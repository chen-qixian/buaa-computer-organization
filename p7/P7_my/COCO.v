==> flow/design.v <==
`timescale 1ns / 1ps
module COCO(
    input clk,
    input reset,
    input [3:2] addr,
    input WE,
    input [31:0] Din,
    output [31:0] Dout,
    output IRQ
    );
	 reg [31:0] ctrl,preset,count;
	 initial begin
		ctrl   = 32'b0;
		preset = 32'b0;
		count  = 32'b0;
	 end
	 always @(posedge clk) begin
		if (reset) begin
			ctrl   = 32'b0;
			preset = 32'b0;
			count  = 32'b0;
		end
		else if (WE) begin
			case (addr) 
				2'b00:
					begin
						ctrl[3:0] = Din[3:0];
						count     = preset;
					end
				2'b01:
					begin
						preset = Din;
						count  = Din;
					end
				default:
					begin
					end
			endcase
		end
		else begin
			if (ctrl[2:1] == 2'b00) begin
				if(ctrl[0]) begin
					if (count > 0) begin
						count = count - 1;
					end
					else begin
						ctrl[0] = 0;
					end
				end
			end
			else if (ctrl[2:1] == 2'b01) begin
				if	(ctrl[0]) begin
					if (count > 0) begin
						count = count - 1;
					end
					else begin
						count = preset;
					end
				end
			end
		end
	 end
	 assign IRQ  = (count == 0) & ctrl[3];
	 assign Dout = (addr == 2'b00) ? ctrl :
						(addr == 2'b01) ? preset :
						(addr == 2'b10) ? count : 0;
endmodule
Reports on COCO --
The steps from the RTL of COCO to its reports follow in flow order. Line numbers count from 1 in the design file above. Operators carry their Yosys type and port widths (W data, S select, Z words). Cell names lack the library's common part. Not given: --
Design: top module COCO, clock input clk, standard-cell library sky130hd, library corner tt_025C_1v80

Word level --
Counts by Yosys on the flattened word-level netlist (proc, flatten, opt, wreduce; memories kept). Register bits leave out memories and registers merged into their read ports (data or address). Print and check cells are left out. Cells with the same type and inputs are merged into one.
Bit counts: cells after elaboration 40, register bits 68, input bits 37
Operators by class: multiplexer cells 16, bitwise logic cells 1, equality and inequality tests 8, reductions and logical operators 9, add/subtract/negate cells 1, order comparisons 1
Operator list (number):
- $mux W32 | 10
- $pmux W32 S2 | 1
- $sub A32 B1 Y32 const B | 1
- $gt A32 B1 Y1 const B | 1
- $logic_not A32 Y1 | 1
- $reduce_and A2 Y1 | 3
- $ne A3 B3 Y1 const B | 2
- $reduce_and A5 Y1 | 1
- $mux W1 | 5
- $eq A2 B1 Y1 const B | 2
- $logic_not A2 Y1 | 2
- $ne A3 B1 Y1 const B | 1
- $ne A3 B2 Y1 const B | 1
- $reduce_bool A3 Y1 | 1
- $ne A2 B1 Y1 const B | 1
- $eq A2 B2 Y1 const B | 1
- $reduce_bool A2 Y1 | 1
- $and A1 B1 Y1 | 1

Logic depth --
Longest topological path by Yosys (ltp), each cell counted once; first at word level (registers and memories cut), then after technology mapping (sequential cells cut; the memories' decode and read muxes count).
Depth: depth after elaboration 6, ABC_AREA 0, depth in mapped cells 11, depth with buffers taken out 8

After synthesis --
Yosys stat after the flow's synthesis: flattened, memories mapped to cells. It holds for the ABC_AREA given above (unset counts as 0); a run with the other value may have another netlist.
Cells by type:
- dfxtp_1 | number 68, total area 1.36E+03 um2
- nand2_1 | number 89, total area 334.07 um2
- a22o_1 | number 28, total area 245.235 um2
- a21oi_1 | number 45, total area 225.216 um2
- nor2_1 | number 43, total area 161.405 um2
- a221oi_1 | number 17, total area 148.893 um2
- clkbuf_1 | number 37, total area 138.883 um2
- a211oi_2 | number 11, total area 137.632 um2
- nor3_1 | number 21, total area 105.101 um2
- or4_1 | number 14, total area 105.101 um2
- xnor2_1 | number 12, total area 105.101 um2
- mux2i_1 | number 9, total area 90.086 um2
- o21ai_0 | number 17, total area 85.082 um2
- nor4_1 | number 12, total area 75.072 um2
- o211ai_1 | number 9, total area 67.565 um2
- xor2_1 | number 7, total area 61.309 um2
- or3_1 | number 9, total area 56.304 um2
- a211oi_1 | number 6, total area 45.043 um2
Other cell types: 41; their cells: 98.
Synthesis totals: buffer cells 51, area of sequential cells 1361.3 um2, mapped cells 552, flip-flops 68, chip area (Yosys) 4252.8 um2

Worst setup path after synthesis --
OpenSTA on the mapped netlist: ideal clock, no wires. The path of least setup slack (recovery checks aside). Input and output delay are each 20% of the period. Register names are those of the netlist, which keeps one name where synthesis merged equal registers.
Timing post-synthesis: path kind reg-to-output, from register count[0], to output port IRQ, launch time at the first pin 0.000 ns, delay of the path 2.399 ns, setup slack 2.177 ns, required time 4.576 ns, arrival 2.399 ns, driving pins on the path 8, path buffers 1, period 5.72 ns, synthesis period reached 3.543 ns
"delay of the path" is the arrival time less input delay plus setup time. At an output port there is no setup time. "driving pins on the path": output pins that drive a net of the path, with the launching flip-flop's if there is one; two outputs of one cell count as two. "synthesis period reached" is the clock period less the worst setup slack; recovery checks do not enter. This is arithmetic on one report: input and output delays are still those of the set period (20% each). The rows between start and end are the longest chain of elaborated cells between them; the timing report does not say that the signal goes this way. Where chains are equally long, one stands for them. A line is the first line of the expression or statement that the cell stems from. Yosys adds cells for indexed reads and writes and turns some case tables into memories. A register here has more assigning lines than the two given.
On the way, post-synthesis: cells stage by stage dfxtp_1 -> inv_1 -> ha_1 -> or4b_1 -> buf_2 -> or4_1 -> or4_4 -> nor2_1, length of the longest elaborated chain 2, elaborated cells between the ends (all ways) 2, source lines of those cells 1, classes of those cells logic: 1; reduce/logical: 1
RTL lines, path post-synthesis:
- start, declared | RTL line 11 | reg [31:0] ctrl,preset,count;
- start, assigned | RTL line 28 | count = preset;
- start, assigned | RTL line 33 | count = Din;
- $logic_not A32 Y1 | RTL line 63 | assign IRQ = (count == 0) & ctrl[3];
- $and A1 B1 Y1 | RTL line 63
- end, declared | RTL line 9 | output IRQ

Worst path after layout --
Path of least setup slack in the final report of record 1 (OpenROAD, finished layout, wires in). Where an end is a register, its clock arrival counts in the times.
Timing after layout: path kind reg-to-output, from register count[1], to output port IRQ, driving pins on the path 8, launch time at the first pin 0.35 ns, required time 2.70 ns, period 3.38 ns, setup slack 0.11 ns, arrival 2.59 ns, path buffers 1
The rows between start and end are the longest chain of elaborated cells between them; the timing report does not say that the signal goes this way. Where chains are equally long, one stands for them. A register here has more assigning lines than the two given.
On the way, after layout: cells stage by stage dfxtp_1 -> inv_1 -> ha_2 -> or4b_4 -> or4_4 -> or4_4 -> nor2_1 -> buf_2, length of the longest elaborated chain 2, elaborated cells between the ends (all ways) 2, source lines of those cells 1, classes of those cells logic: 1; reduce/logical: 1
RTL lines, path after layout:
- start, declared | RTL line 11 | reg [31:0] ctrl,preset,count;
- start, assigned | RTL line 28 | count = preset;
- start, assigned | RTL line 33 | count = Din;
- $logic_not A32 Y1 | RTL line 63 | assign IRQ = (count == 0) & ctrl[3];
- $and A1 B1 Y1 | RTL line 63
- end, declared | RTL line 9 | output IRQ

Memo
Re: implementation data of COCO

Module COCO, platform sky130hd: 2 stored runs of the flow (Yosys, OpenROAD) with differing settings, in no particular order. Input and output delays are each 20% of the period that was set; the output load is 0.01 pF.
"reached clock period" = clock period - worst setup slack. The figure is calculated, with input and output delays left at 20% of the set period.
"worst path time" = time allowed to the worst setup path (clock period - input delay - output delay, where it has them) - its slack; a late launch clock adds to it, a late capture clock takes from it.
"total power of the final layout": no workload was simulated; the value follows from the tool's default switching activity.

* Record 1 | settings: period_ns 3.38; CORE_UTILIZATION 59; PLACE_DENSITY_LB_ADDON 0.3; CORE_ASPECT_RATIO 1.03; CORE_MARGIN 5; TNS_END_PERCENT 60; ABC_AREA 0; GPL_TIMING_DRIVEN 1; GPL_ROUTABILITY_DRIVEN 1; CTS_CLUSTER_SIZE 53; CTS_CLUSTER_DIAMETER 399; CAP_MARGIN 5; MAX_ROUTING_LAYER met4; SLEW_MARGIN 20 | results: chip area in the Yosys report 4252.8 um2; area inside the die boundary 9006.3 um2; standard-cell area of the final layout 5479.0 um2; final design utilization 0.78; setup slack of the critical path 0.112 ns; setup TNS 0.000 ns; worst hold slack after layout 0.472 ns; total power of the final layout 2355 uW; reached clock period 3.268 ns; worst path time 2.59 ns; kind of the worst setup path reg-to-output
* Record 2 | settings: period_ns 4.0; CORE_UTILIZATION 69; SETUP_SLACK_MARGIN 0.21; PLACE_DENSITY_LB_ADDON 0.3; HOLD_SLACK_MARGIN -0.06; CELL_PAD_IN_SITES_DETAIL_PLACEMENT 2; TNS_END_PERCENT 40; ABC_AREA 0; CTS_CLUSTER_DIAMETER 110; CAP_MARGIN 30; SLEW_MARGIN 35; MIN_ROUTING_LAYER met1; CORE_MARGIN 2 | no final report: placement broke off with DPL-0033
