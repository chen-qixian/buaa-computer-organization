==> flow/design.v <==
`timescale 1ns / 1ps
module CP0(
    input clk,
    input reset,
    input [31:0] Din,
    input [31:0] PC,
    input [5:0] HWInt,
    input [4:0] A1,          
    input [4:0] A2,          
    input [6:2] ExcCode,
    input WE,
    input EXLSet,
    input EXLClr,
	 input BDSet,
    output intreq,
    output reg [31:0] EPC,
    output [31:0] DOut
    );
	 reg [31:0] SR,CAUSE,PRID;
	 reg [15:10] im;
	 reg ie,exl,bd;
	 assign intreq = (|(HWInt & im) & !exl & ie) | ((ExcCode != 5'b0) & !exl);
	 assign DOut   = (A1 == 5'd12)    ? SR :
						  (A1 == 5'd13) ? CAUSE :
						  (A1 == 5'd14)   ? EPC : 
						  (A1 == 5'd15)  ? PRID : 0;
	 initial begin
		SR    = 32'h0;    
		CAUSE = 32'b0;
		EPC   = 32'b0;
		PRID  = 32'h19980107;
		im    = 6'b0;
		ie    = 1'b0;
		exl   = 1'b0;
		bd    = 1'b0;
	 end
	 always @(posedge clk) begin
		if (reset) begin
			SR    = 32'h0;        
			CAUSE = 32'b0;
			EPC   = 32'b0;
		end
		else begin
			if (WE & (A2 == 5'd12)) begin
				im  = Din[15:10];
				exl = Din[1];
				ie  = Din[0];
				SR  = Din;
			end
			else if (WE & (A2 == 5'd14)) begin
				EPC = Din;
			end
			if (intreq) begin
				if (BDSet) begin
					bd  = 1'b1;
					EPC = PC - 4; 
				end
				else begin
					EPC = PC;
				end
				if (|(HWInt & im) & !exl & ie) begin
					CAUSE = {bd,15'b0,HWInt,10'b0};
				end
				else begin
					CAUSE = {bd,15'b0,HWInt,3'b0,ExcCode,1'b0};
				end
			end
			if (EXLSet) begin
				exl   = 1'b1;
				SR[1] = 1'b1;
			end
			if (EXLClr) begin
				exl   = 1'b0;
				SR[1] = 1'b0;
			end
		end
	end
endmodule
Reports on CP0
Tool output for the design above, in the order of the flow.
Lines are those of the file above, counted from 1.
Operators carry their Yosys type and port widths (W data, S select, Z words).
The mark - stands for no value.
- top: CP0
- clock: clk
- cell library: sky130hd
- timing corner: tt_025C_1v80

After elaboration
Source: Yosys, flattened and elaborated, memories not mapped. Widths are those after wreduce. Registers that Yosys merges into a memory's read port (data or address) are not register bits. Print and check cells do not count. Equal cells are merged and count once.
- flip-flop bits (word level): 105
- bits of input ports: 91
- output and inout bits: 65
- noted add/sub/neg operators: 1
- equality and inequality tests at 7
- noted mux-type cells: 19
- noted bitwise logic cells: 11
- noted reductions and logical operators: 10
- operator list (cell ; count):
    $mux W32 ; 8
    $sub A32 B3 Y32 const B ; 1
    $eq A5 B4 Y1 const B ; 6
    $mux W29 ; 1
    $and A6 B6 Y6 ; 2
    $reduce_or A6 Y1 ; 2
    $mux W6 ; 2
    $and A1 B1 Y1 ; 7
    $mux W1 ; 7
    $reduce_bool A5 Y1 ; 1
    $reduce_and A2 Y1 ; 2
    $reduce_bool A2 Y1 ; 2
    $logic_not A1 Y1 ; 2
    $ne A2 B2 Y1 const B ; 1
    $reduce_or A2 Y1 ; 1
    $mux W2 ; 1
    $or A1 B1 Y1 ; 1
    $not A1 Y1 ; 1

Longest topological paths
Longest topological path by Yosys (ltp), each cell counted once; first at word level (registers and memories cut), then after technology mapping (sequential cells cut; the memories' decode and read muxes count).
- depth in word-level cells at 9
- ABC_AREA: 0
- mapped depth: 10

Netlist
Yosys stat after the flow's synthesis: flattened, memories mapped to cells. It holds for the ABC_AREA given above (unset counts as 0); a run with the other value may have another netlist.
Totals and module areas in this step are rounded.
- cells by type (cell ; count):
    sky130_fd_sc_hd__dfxtp_1 ; 78
    sky130_fd_sc_hd__mux2i_1 ; 54
    sky130_fd_sc_hd__nand2_1 ; 88
    sky130_fd_sc_hd__nor2_1 ; 88
    sky130_fd_sc_hd__a21oi_1 ; 55
    sky130_fd_sc_hd__edfxtp_1 ; 9
    sky130_fd_sc_hd__a211oi_1 ; 33
    sky130_fd_sc_hd__xor2_1 ; 19
    sky130_fd_sc_hd__clkbuf_1 ; 31
    sky130_fd_sc_hd__nor3_1 ; 15
    sky130_fd_sc_hd__and3_1 ; 10
    sky130_fd_sc_hd__o221a_1 ; 5
    sky130_fd_sc_hd__xnor2_1 ; 5
    sky130_fd_sc_hd__o21ai_0 ; 8
    sky130_fd_sc_hd__a2111oi_0 ; 4
    sky130_fd_sc_hd__nand3_1 ; 7
    sky130_fd_sc_hd__nor4_1 ; 5
    sky130_fd_sc_hd__mux2_4 ; 2
Other cell types: 33; their cells: 68.
- cells in the netlist at 584
- synthesis area: 4730 um^2
- sequential part of the area at 1830 um^2
- flip-flops at 87

Worst setup path after synthesis
Path of least setup slack by OpenSTA after synthesis, without wires, with an ideal clock, recovery checks aside; 20% of the period is set as input and as output delay. Where synthesis merged equal registers, the netlist keeps one of their names.
- path kind: input to register
- start point: in A2[4]
- end point: reg CAUSE[10]
- noted period: 2.52 ns
- noted external input delay: 0.504 ns
- noted library setup time: 0.119 ns
- time at the first pin: 0.504 ns
- arrival: 2.318 ns
- setup slack: 0.084 ns
- noted path delay: 1.933 ns
- noted driving pins on the path: 9
- buffers on the path at 2
- synthesis period reached: 2.436 ns
"path delay" = arrival - input delay + setup time.
"driving pins on the path" counts driving pins, that of a launching flip-flop among them; a cell with two outputs on the path counts twice.
"synthesis period reached" = period - worst setup slack (recovery checks aside). The figure is calculated, with input and output delays left at 20% of the set period.
Between the ends stands the longest chain of elaborated cells between them, by number of cells; it is not shown to be the way that was timed. Of several equally long chains one is given.
Each line given opens the expression or statement behind the cell; cells for indexed reads and writes are added by Yosys, which also makes memories of some case tables.
A register here has more assigning lines than the two given.
- path through: sky130_fd_sc_hd__nand4b_1 -> sky130_fd_sc_hd__or3_1 -> sky130_fd_sc_hd__buf_2 -> sky130_fd_sc_hd__mux2_4 -> sky130_fd_sc_hd__a211oi_2 -> sky130_fd_sc_hd__a31oi_1 -> sky130_fd_sc_hd__nand2b_1 -> sky130_fd_sc_hd__buf_6 -> sky130_fd_sc_hd__o221a_1
- noted cells in the longest elaborated chain: 9
- noted elaborated cells on any way between the ends: 14
- RTL lines with such cells: 3
- classes of those cells: 1 x eq/ne; 7 x mux; 4 x logic; 2 x reduce/logical
- ends and longest elaborated chain, post-synthesis (what ; RTL line ; text):
    start, declared ; 9 ; input [4:0] A2,
    $eq A5 B4 Y1 ; 44 ; if (WE & (A2 == 5'd12)) begin
    $and A1 B1 Y1 ; 44 ;
    $mux W6 ; 44 ;
    $mux W6 ; 38 ; if (reset) begin
    $and A6 B6 Y6 ; 61 ; if (|(HWInt & im) & !exl & ie) begin
    $reduce_or A6 Y1 ; 61 ;
    $and A1 B1 Y1 x2 ; 61 ;
    $mux W32 ; 61 ;
    end, assigned ; 62 ; CAUSE = {bd,15'b0,HWInt,10'b0};
    end, assigned ; 65 ; CAUSE = {bd,15'b0,HWInt,3'b0,ExcCode,1'b0};
    end, declared ; 19 ; reg [31:0] SR,CAUSE,PRID;

Timing after layout
From the final timing report of run A: the path of least setup slack in the routed layout; clock arrival at registers is part of the times.
- path kind: input to output
- start point: in A1[0]
- end point: out DOut[8]
- noted period: 3.23 ns
- noted external input delay: 0.65 ns
- external output delay: 0.65 ns
- time at the first pin: 0.65 ns
- arrival: 2.59 ns
- setup slack: -0.01 ns
- noted driving pins on the path: 5
- buffers on the path at 2
Between the ends stands the longest chain of elaborated cells between them, by number of cells; it is not shown to be the way that was timed. Of several equally long chains one is given.
- path through: sky130_fd_sc_hd__clkbuf_1 -> sky130_fd_sc_hd__nor2_1 -> sky130_fd_sc_hd__nand2_1 -> sky130_fd_sc_hd__a21oi_1 -> sky130_fd_sc_hd__clkdlybuf4s50_1
- noted cells in the longest elaborated chain: 5
- noted elaborated cells on any way between the ends: 8
- RTL lines with such cells: 4
- classes of those cells: 4 x eq/ne; 4 x mux
- ends and longest elaborated chain, after layout (what ; RTL line ; text):
    start, declared ; 8 ; input [4:0] A1,
    $eq A5 B4 Y1 ; 26 ; (A1 == 5'd15) ? PRID : 0;
    $mux W29 ; 26 ;
    $mux W32 ; 25 ; (A1 == 5'd14) ? EPC :
    $mux W32 ; 24 ; (A1 == 5'd13) ? CAUSE :
    $mux W32 ; 23 ; assign DOut = (A1 == 5'd12) ? SR :
    end, declared ; 17 ; output [31:0] DOut

--- measured runs ---
Top module CP0; platform sky130hd; tools Yosys and OpenROAD; 2 stored runs in no particular order. Input and output delays are each 20% of the period that was set; the output load is 0.01 pF.
"reached clock period" = clock period - worst setup slack. The figure is calculated, with input and output delays left at 20% of the set period.
"allowed time less slack (worst setup path)" = time allowed to the worst setup path (clock period - input delay - output delay, where it has them) - its slack; a late launch clock adds to it, a late capture clock takes from it.
Values from the reports are rounded here.

Run A

==> flow/run.sh <==
#!/bin/bash
# the make line also repeats the synthesis and layout settings of config.mk as NAME=value (left out here)
make -C /OpenROAD-flow-scripts/flow DESIGN_CONFIG=/design/flow/config.mk WORK_HOME=/design/flow/orfs CLKGATE_MAP_FILE= finish
==> flow/config.mk <==
export PLATFORM = sky130hd
export DESIGN_NAME = CP0
export DESIGN_NICKNAME = CP0
export VERILOG_FILES = /design/flow/design.v
export SDC_FILE = /design/flow/constraint.sdc
export NUM_CORES = 4
export LEC_CHECK = 0
export CAP_MARGIN = 10
export CELL_PAD_IN_SITES_DETAIL_PLACEMENT = 1
export CORE_ASPECT_RATIO = 0.89
export CORE_MARGIN = 2
export CORE_UTILIZATION = 33
export GPL_TIMING_DRIVEN = 0
export PLACE_DENSITY = 0.83
export SLEW_MARGIN = 10
==> flow/constraint.sdc <==
create_clock -name core_clock -period 3.23 [get_ports {clk}]
set_input_delay 0.6460 -clock core_clock [delete_from_list [all_inputs] [get_ports {clk}]]
set_output_delay 0.6460 -clock core_clock [all_outputs]
set_load 0.01 [all_outputs]

Measured in run A:
- synthesis area at 4730 um^2
- noted the area inside the die boundary: 15300 um^2
- standard-cell area after layout at 6870 um^2
- post-route utilization at 48.7 %
- worst setup slack after layout at -0.009 ns
- reached clock period at 3.239 ns
- allowed time less slack (worst setup path) at 1.95 ns
- critical path kind: input to output

Run B

==> flow/run.sh <==
#!/bin/bash
# the make line also repeats the synthesis and layout settings of config.mk as NAME=value (left out here)
make -C /OpenROAD-flow-scripts/flow DESIGN_CONFIG=/design/flow/config.mk WORK_HOME=/design/flow/orfs CLKGATE_MAP_FILE= finish
==> flow/config.mk <==
export PLATFORM = sky130hd
export DESIGN_NAME = CP0
export DESIGN_NICKNAME = CP0
export VERILOG_FILES = /design/flow/design.v
export SDC_FILE = /design/flow/constraint.sdc
export NUM_CORES = 4
export LEC_CHECK = 0
export CAP_MARGIN = 15
export CELL_PAD_IN_SITES_GLOBAL_PLACEMENT = 0
export CORE_MARGIN = 2
export CORE_UTILIZATION = 33
export CTS_CLUSTER_DIAMETER = 90
export PLACE_DENSITY = 0.38
export SETUP_SLACK_MARGIN = 0.45
export SLEW_MARGIN = 20
==> flow/constraint.sdc <==
create_clock -name core_clock -period 1.88 [get_ports {clk}]
set_input_delay 0.3760 -clock core_clock [delete_from_list [all_inputs] [get_ports {clk}]]
set_output_delay 0.3760 -clock core_clock [all_outputs]
set_load 0.01 [all_outputs]

Measured in run B:
- synthesis area at 4730 um^2
- noted the area inside the die boundary: 15300 um^2
- standard-cell area after layout at 9980 um^2
- post-route utilization at 71.6 %
- worst setup slack after layout at -0.166 ns
- reached clock period at 2.046 ns
- allowed time less slack (worst setup path) at 1.67 ns
- critical path kind: input to register
--- end ---
